==> flow/design.v <==
module memory(
	clock,
	write,
	address,
	data_in,
	data_out
);
	input clock;
	input write;
	input [2:0] address;
	input [3:0] data_in;
	output reg [3:0] data_out;
	reg [3:0] memory_data[7:0];
	initial begin
		data_out = 4'b0000;
		memory_data[0] = 4'b0000;
		memory_data[1] = 4'b0000;
		memory_data[2] = 4'b0000;
		memory_data[3] = 4'b0000;
		memory_data[4] = 4'b0000;
		memory_data[5] = 4'b0000;
		memory_data[6] = 4'b0000;
		memory_data[7] = 4'b0000;
	end
	always @(posedge clock)
	begin		
		if(write)
		begin
			memory_data[address] = data_in;
		end
		data_out = memory_data[address];
	end
endmodule
* Step by step through the tools: memory
What the tools print for memory, step after step. Lines are those of the file above, counted from 1. Operators carry their Yosys type and port widths (W data, S select, Z words). Library cell names are shortened. Not given: -
Set-up: top module memory, clock input clock, library sky130hd, timing corner tt_025C_1v80

* Elaborated design
Counts by Yosys on the flattened word-level netlist (proc, flatten, opt, wreduce). Print and check cells are left out. Cells with the same type and inputs are merged into one.
Word-level totals: output and inout port bits 4, word width x clocked read ports 0, latch bits 0, register bits after elaboration 36, bits of input ports 9, elaborated cells 42, memory bits (writable) 0, memory cells 0, ROM bits 0
Operators by class: eq/ne operators 7, add/sub/neg operators 0, multiplexer cells 17, magnitude comparators 0, shifts and indexed selects 0, divide/modulo/power cells 0, bitwise logic cells 0, reduce/logical cells 9, multipliers 0
Operators by type and width (count):
- $pmux W4 S2 | 8
- $reduce_or A7 Y1 | 8
- $pmux W4 S8 | 1
- $mux W4 | 8
- $eq A3 B3 Y1 const B | 4
- $eq A3 B2 Y1 const B | 2
- $eq A3 B1 Y1 const B | 1
- $logic_not A3 Y1 | 1

* Depth
Depth = most cells in a row (Yosys ltp): at word level without a register or memory, in the mapped netlist without a sequential cell, where the memories' decode and read muxes count.
Logic depth: word-level depth 5, ABC_AREA 0, gate-level depth with buffers 6, depth with buffers taken out 4

* Netlist
Source: synth_stat.txt of the flow (Yosys; design flattened, memories mapped). It holds for the ABC_AREA given above (unset counts as 0); a run with the other value may have another netlist. The area totals of this step are shown rounded.
Mapped netlist: synthesis area 0.001824 mm2, area of sequential cells 0.0007207 mm2, cell count 163, buffers 15, mapped flip-flops 36
Cells by type:
- dfxtp_1 | count 36, total area 720.691 um2
- mux2_1 | count 30, total area 337.824 um2
- buf_6 | count 5, total area 56.304 um2
- mux2_2 | count 4, total area 45.043 um2
- a32oi_1 | count 5, total area 43.792 um2
- a311oi_1 | count 4, total area 35.034 um2
- o2bb2ai_1 | count 4, total area 35.034 um2
- a2111oi_2 | count 2, total area 30.029 um2
- buf_2 | count 6, total area 30.029 um2
- o31a_1 | count 3, total area 26.275 um2
- a31oi_1 | count 4, total area 25.024 um2
- nand4_2 | count 2, total area 25.024 um2
- nor3b_2 | count 2, total area 25.024 um2
- nor2_1 | count 6, total area 22.522 um2
- o211ai_1 | count 3, total area 22.522 um2
- nor4_4 | count 1, total area 21.27 um2
- a21oi_1 | count 4, total area 20.019 um2
- mux2i_1 | count 2, total area 20.019 um2
Other cell types: 28; their cells: 40.

* Path before layout
Source: OpenSTA report_checks on the synthesized netlist (no wires, ideal clock, input and output delay 20% of the period each), path of least setup slack; recovery checks are left aside. Register names are those of the netlist, which keeps one name where synthesis merged equal registers.
Timing path after synthesis: path type input port to flip-flop, from input address[2], to register memory_data[1][0], slack -0.002 ns, buffers on the path 1, input delay 0.256 ns, setup time 0.123 ns, arrival 1.159 ns, launch time at the first pin 0.256 ns, period 1.28 ns, required time 1.157 ns, stages 5, delay of the path 1.026 ns, synthesis period reached 1.282 ns
"delay of the path" = arrival - input delay + setup time. "stages" counts driving pins, that of a launching flip-flop among them; a cell with two outputs on the path counts twice. "synthesis period reached" = period - worst setup slack (recovery checks aside). The figure is calculated, with input and output delays left at 20% of the set period. The rows between start and end are the longest chain of elaborated cells between them; the timing report does not say that the signal goes this way. Where chains are equally long, one stands for them. Each line given opens the expression or statement behind the cell; cells for indexed reads and writes are added by Yosys, which also makes memories of some case tables.
On the way, after synthesis: path through buf_6 -> inv_4 -> nand2_2 -> nor3b_4 -> mux2_1, cells in the longest elaborated chain 4, elaborated cells on any way between the ends 11, classes of those cells 7 x eq/ne; 2 x mux; 2 x reduce/logical
Ends and longest elaborated chain, after synthesis:
- from (decl) | RTL line 10 | input [2:0] address;
- $eq A3 B3 Y1 | RTL line 29 | memory_data[address] = data_in;
- $reduce_or A7 Y1
- $pmux W4 S2 | RTL line 29
- $mux W4 | RTL line 27 | if(write)
- to (assign) | RTL line 29
- to (decl) | RTL line 13 | reg [3:0] memory_data[7:0];

* Worst path after layout
From the final timing report of stored run 1: the path of least setup slack in the routed layout; clock arrival at registers is part of the times.
Timing path after layout: path type input port to flip-flop, from input address[1], to register data_out[3], required time 1.52 ns, arrival 1.49 ns, setup time 0.11 ns, period 1.34 ns, buffers on the path 3, input delay 0.27 ns, slack 0.03 ns, stages 6, launch time at the first pin 0.27 ns
The rows between start and end are the longest chain of elaborated cells between them; the timing report does not say that the signal goes this way. Where chains are equally long, one stands for them.
On the way, after layout: path through dlygate4sd2_1 -> buf_6 -> buf_4 -> a311oi_2 -> o21ai_1 -> o31a_1, cells in the longest elaborated chain 5, elaborated cells on any way between the ends 33, classes of those cells 7 x eq/ne; 17 x mux; 9 x reduce/logical
Ends and longest elaborated chain, after layout:
- from (decl) | RTL line 10 | input [2:0] address;
- $eq A3 B3 Y1 | RTL line 29 | memory_data[address] = data_in;
- $reduce_or A7 Y1
- $pmux W4 S2 | RTL line 29
- $mux W4 | RTL line 27 | if(write)
- $pmux W4 S8 | RTL line 31 | data_out = memory_data[address];
- to (assign) | RTL line 31
- to (decl) | RTL line 12 | output reg [3:0] data_out;

Ticket comment

Settings and measured results of 2 stored flow runs for module memory (sky130hd), not sorted in any way. The constraints put input and output delay at 20% of the set period each and load the outputs with 0.01 pF.
"achieved clock period" is the run's clock period less its worst setup slack. It is reckoned from that one timing run; input and output delays stay at 20% of the period that was set.
By "worst setup path time" is meant the share of the clock period that the worst setup path is allowed (20% is reserved at inputs, 20% at outputs), minus its slack. Clock arrival times at its registers enter into it.
"power" rests on the timing tool's default activity at the inputs, not on a simulated workload.
The results are shown rounded.
[stored run 1] settings: period_ns=1.34, SETUP_SLACK_MARGIN=0.04, CAP_MARGIN=20, CORE_MARGIN=2, CORE_UTILIZATION=40, SLEW_MARGIN=20
[stored run 1] result: chip area after synthesis (Yosys) 0.001824 mm2, die area 0.005117 mm2, standard-cell area of the final layout 0.002397 mm2, utilization 54.7%, worst setup slack after layout 0.029 ns, total negative slack 0.000 ns, worst hold slack 0.458 ns, power 0.002837 W, achieved clock period 1.311 ns, worst setup path time 1.04 ns, worst setup path kind input port to flip-flop
[stored run 2] settings: period_ns=0.821, CORE_UTILIZATION=18, PLACE_DENSITY_LB_ADDON=0.01, CORE_MARGIN=10, TNS_END_PERCENT=50, GPL_ROUTABILITY_DRIVEN=1, CTS_CLUSTER_SIZE=34, CTS_CLUSTER_DIAMETER=77, CAP_MARGIN=10, MAX_ROUTING_LAYER=met5, SLEW_MARGIN=20
[stored run 2] result: chip area after synthesis (Yosys) 0.001824 mm2, die area 0.01456 mm2, standard-cell area of the final layout 0.003045 mm2, utilization 31.0%, worst setup slack after layout -0.417 ns, total negative slack -6.694 ns, worst hold slack 0.340 ns, power 0.005659 W, achieved clock period 1.238 ns, worst setup path time 1.24 ns, worst setup path kind flip-flop to flip-flop
